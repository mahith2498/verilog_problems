==> flow/design.v <==
`timescale 1ns / 1ps
module ram8bit(
input clk,
input rst,
input wr_co,
input rd_co,
input [7:0]data,
output reg [7:0] out
    );
    integer i;
    reg [7:0]memloc[7:0];
    always@(posedge clk)begin
    if(rst==0)begin
    for(i=0;i<=7;i=i+1)begin
    memloc[i]<= 8'b00000000;
    end
    end
    else begin
    if(rd_co==1)begin
    for(i=0;i<=7;i=i+1)begin
    memloc[i] <= data;
    end
    end
    else begin
    for(i=0;i<=7;i=i+1)begin
    memloc[i] <= 8'b00000000;
    end
    end
    if(wr_co==1)begin
    for(i=0;i<=7;i=i+1)begin
    out<= memloc[i];
    end
    end
    else begin
    out<= 8'b11111111;
    end
    end
    end
endmodule
# Tool chain data of ram8bit
# Tool output for the design above, in the order of the flow.
# Lines are those of the file above, counted from 1.
# Operators carry their Yosys type and port widths (W data, S select, Z words).
# Cell names lack the library's common part.
# Not given: n/a
[setup]
top_module = "ram8bit"
clk_port = "clk"
lib = "sky130hd"
pvt_corner = "tt_025C_1v80"

# Elaborated design
# Yosys after proc, flatten, opt, wreduce and memory -nomap, before mapping. Enables and synchronous resets that opt folds into registers are not counted as muxes. Print and check cells are not counted. Equal cells are merged and count once.
[word_totals]
register_bits = 16
latchBits = 0
ram_bits = 0
rom_bits = 0
clocked_rd_ports_x_width = 0
memories = 0
input_bits = 12
wordCells = 3
[op_classes]
add_sub_neg = 0
mul = 0
div = 0
n_cmp = 0
equal = 0
shifts = 0
mux = 0
logic = 0
reduce_logical = 1
[ops]
columns = ["cell", "count"]
rows = [
  ["$reduce_and A2 Y1", 1],
]

# Logic depth
# Yosys ltp: most cells in a row. Word level: on the elaborated netlist, between registers, memories and ports. Mapped: between sequential cells and ports; inverters and the memories' decode and read muxes count.
[logic_depth]
word_depth = 1
ABC_AREA = 1
depth_mapped = 2

# Mapped cells and area
# The flow's flattened synthesis, as Yosys stat reports it; memories are mapped. The netlist is that of the ABC_AREA named above (0 if unset); the other value can give another one.
# The area totals of this step are shown rounded.
[synth_totals]
mapped_cells = 50
mapped_area_um2 = 530
seq_area_um2 = 400
ffs = 16
buffers = 1
[by_type]
columns = ["cell", "count", "area_total_um2"]
rows = [
  ["edfxtp_1", 8, 240.23],
  ["dfxtp_1", 8, 160.154],
  ["inv_1", 16, 60.058],
  ["nand2_1", 8, 30.029],
  ["nor2_1", 8, 30.029],
  ["buf_4", 1, 7.507],
  ["nand2_2", 1, 6.256],
]

# Path before layout
# Path of least setup slack by OpenSTA after synthesis, without wires, with an ideal clock, recovery checks aside; 20% of the period is set as input and as output delay. Where synthesis merged equal registers, the netlist keeps one of their names.
[synth_path]
path_kind = "reg2reg"
start = "register memloc[7][0]"
end = "register out[0]"
tclk_ps = 874
t_first_pin_ps = 0
t_arrival_ps = 342
required_time_ps = 621
path_slack_ps = 279
path_delay_ps = 595
stages = 3
synth_period_reached_ps = 595
# "path_delay_ps" is the arrival time less input delay plus setup time.
# "stages" counts driving pins, that of a launching flip-flop among them; a cell with two outputs on the path counts twice.
# "synth_period_reached_ps" is the clock period less the worst setup slack; recovery checks do not enter. This is arithmetic on one report: input and output delays are still those of the set period (20% each).
# At most two assigning lines are given for a register; there are more.
[synth_between]
path_cell_list = "dfxtp_1 inv_1 nand2_1"
elab_chain_cells = 0
[synth_lines]
columns = ["item", "line_no", "text"]
rows = [
  ["start, declared", 11, "reg [7:0]memloc[7:0];"],
  ["start, assigned", 15, "memloc[i]<= 8'b00000000;"],
  ["start, assigned", 21, "memloc[i] <= data;"],
  ["end, assigned", 31, "out<= memloc[i];"],
  ["end, assigned", 35, "out<= 8'b11111111;"],
  ["end, declared", 8, "output reg [7:0] out"],
]

# Path in the finished layout
# From the final timing report of run 1: the path of least setup slack in the routed layout; clock arrival at registers is part of the times.
# The path's times are printed in steps of 10 ps; the period is the one set.
[layout_path]
path_kind = "reg2out"
start = "register out[3]"
end = "output port out[3]"
tclk_ps = 534
output_delay_ps = 110
t_first_pin_ps = 260
t_arrival_ps = 780
required_time_ps = 430
path_slack_ps = -350
stages = 2
[layout_between]
path_cell_list = "edfxtp_1 buf_2"
elab_chain_cells = 0
[layout_lines]
columns = ["item", "line_no", "text"]
rows = [
  ["start, declared", 8, "output reg [7:0] out"],
  ["start, assigned", 31, "out<= memloc[i];"],
  ["start, assigned", 35, "out<= 8'b11111111;"],
  ["end, declared", 8, ""],
]

Memo
Re: implementation data of ram8bit

Module ram8bit, platform sky130hd: 2 stored runs of the flow (Yosys, OpenROAD) with differing settings, in no particular order. Input and output delays are each 20% of the period that was set; the output load is 0.01 pF.
"achieved_period_ps" means the clock period less the worst setup slack. The figure is calculated, with input and output delays left at 20% of the set period.
"worstPathTime_ps" means the part of the period allowed to the worst setup path (the constraints hold back 20% at inputs and 20% at outputs) less its slack; where the path has registers, the arrival times of their clocks count too.
"power.total_uw": no workload was simulated; the value follows from the tool's default switching activity.
"worstPathTime_ps" is known to 10 ps.
The results are shown rounded.

# run 1
==> flow/run.sh <==
#!/bin/bash
# the make line also repeats the synthesis and layout settings of config.mk as NAME=value (left out here)
make -C /OpenROAD-flow-scripts/flow DESIGN_CONFIG=/design/flow/config.mk WORK_HOME=/design/flow/orfs CLKGATE_MAP_FILE= finish
==> flow/config.mk <==
export PLATFORM = sky130hd
export DESIGN_NAME = ram8bit
export DESIGN_NICKNAME = ram8bit
export VERILOG_FILES = /design/flow/design.v
export SDC_FILE = /design/flow/constraint.sdc
export NUM_CORES = 4
export LEC_CHECK = 0
export ABC_AREA = 1
export CAP_MARGIN = 20
export CORE_MARGIN = 2
export CORE_UTILIZATION = 27
export CTS_CLUSTER_SIZE = 79
export GPL_TIMING_DRIVEN = 0
export PLACE_DENSITY_LB_ADDON = 0.09
export SLEW_MARGIN = 20
==> flow/constraint.sdc <==
create_clock -name core_clock -period 0.534 [get_ports {clk}]
set_input_delay 0.1068 -clock core_clock [delete_from_list [all_inputs] [get_ports {clk}]]
set_output_delay 0.1068 -clock core_clock [all_outputs]
set_load 0.01 [all_outputs]

==> run 1: results <==
synth_chip_area_um2=530
total_die_area_um2=2400
layout_stdcell_area_um2=740
final_util_pct=39
worstSetupSlack_ps=-350
final_setup_tns_ps=-3400
ws_hold_ps=140
power.total_uw=2200
achieved_period_ps=888
worstPathTime_ps=780
critical_path_kind="reg2out"

# run 2
==> flow/run.sh <==
#!/bin/bash
# the make line also repeats the synthesis and layout settings of config.mk as NAME=value (left out here)
make -C /OpenROAD-flow-scripts/flow DESIGN_CONFIG=/design/flow/config.mk WORK_HOME=/design/flow/orfs CLKGATE_MAP_FILE= finish
==> flow/config.mk <==
export PLATFORM = sky130hd
export DESIGN_NAME = ram8bit
export DESIGN_NICKNAME = ram8bit
export VERILOG_FILES = /design/flow/design.v
export SDC_FILE = /design/flow/constraint.sdc
export NUM_CORES = 4
export LEC_CHECK = 0
export CAP_MARGIN = 20
export CORE_MARGIN = 2
export CORE_UTILIZATION = 37
export SLEW_MARGIN = 20
==> flow/constraint.sdc <==
create_clock -name core_clock -period 0.755 [get_ports {clk}]
set_input_delay 0.1510 -clock core_clock [delete_from_list [all_inputs] [get_ports {clk}]]
set_output_delay 0.1510 -clock core_clock [all_outputs]
set_load 0.01 [all_outputs]

==> run 2: results <==
synth_chip_area_um2=500
total_die_area_um2=1700
layout_stdcell_area_um2=710
final_util_pct=55
worstSetupSlack_ps=-180
final_setup_tns_ps=-1400
ws_hold_ps=360
power.total_uw=1500
achieved_period_ps=935
worstPathTime_ps=780
critical_path_kind="reg2out"
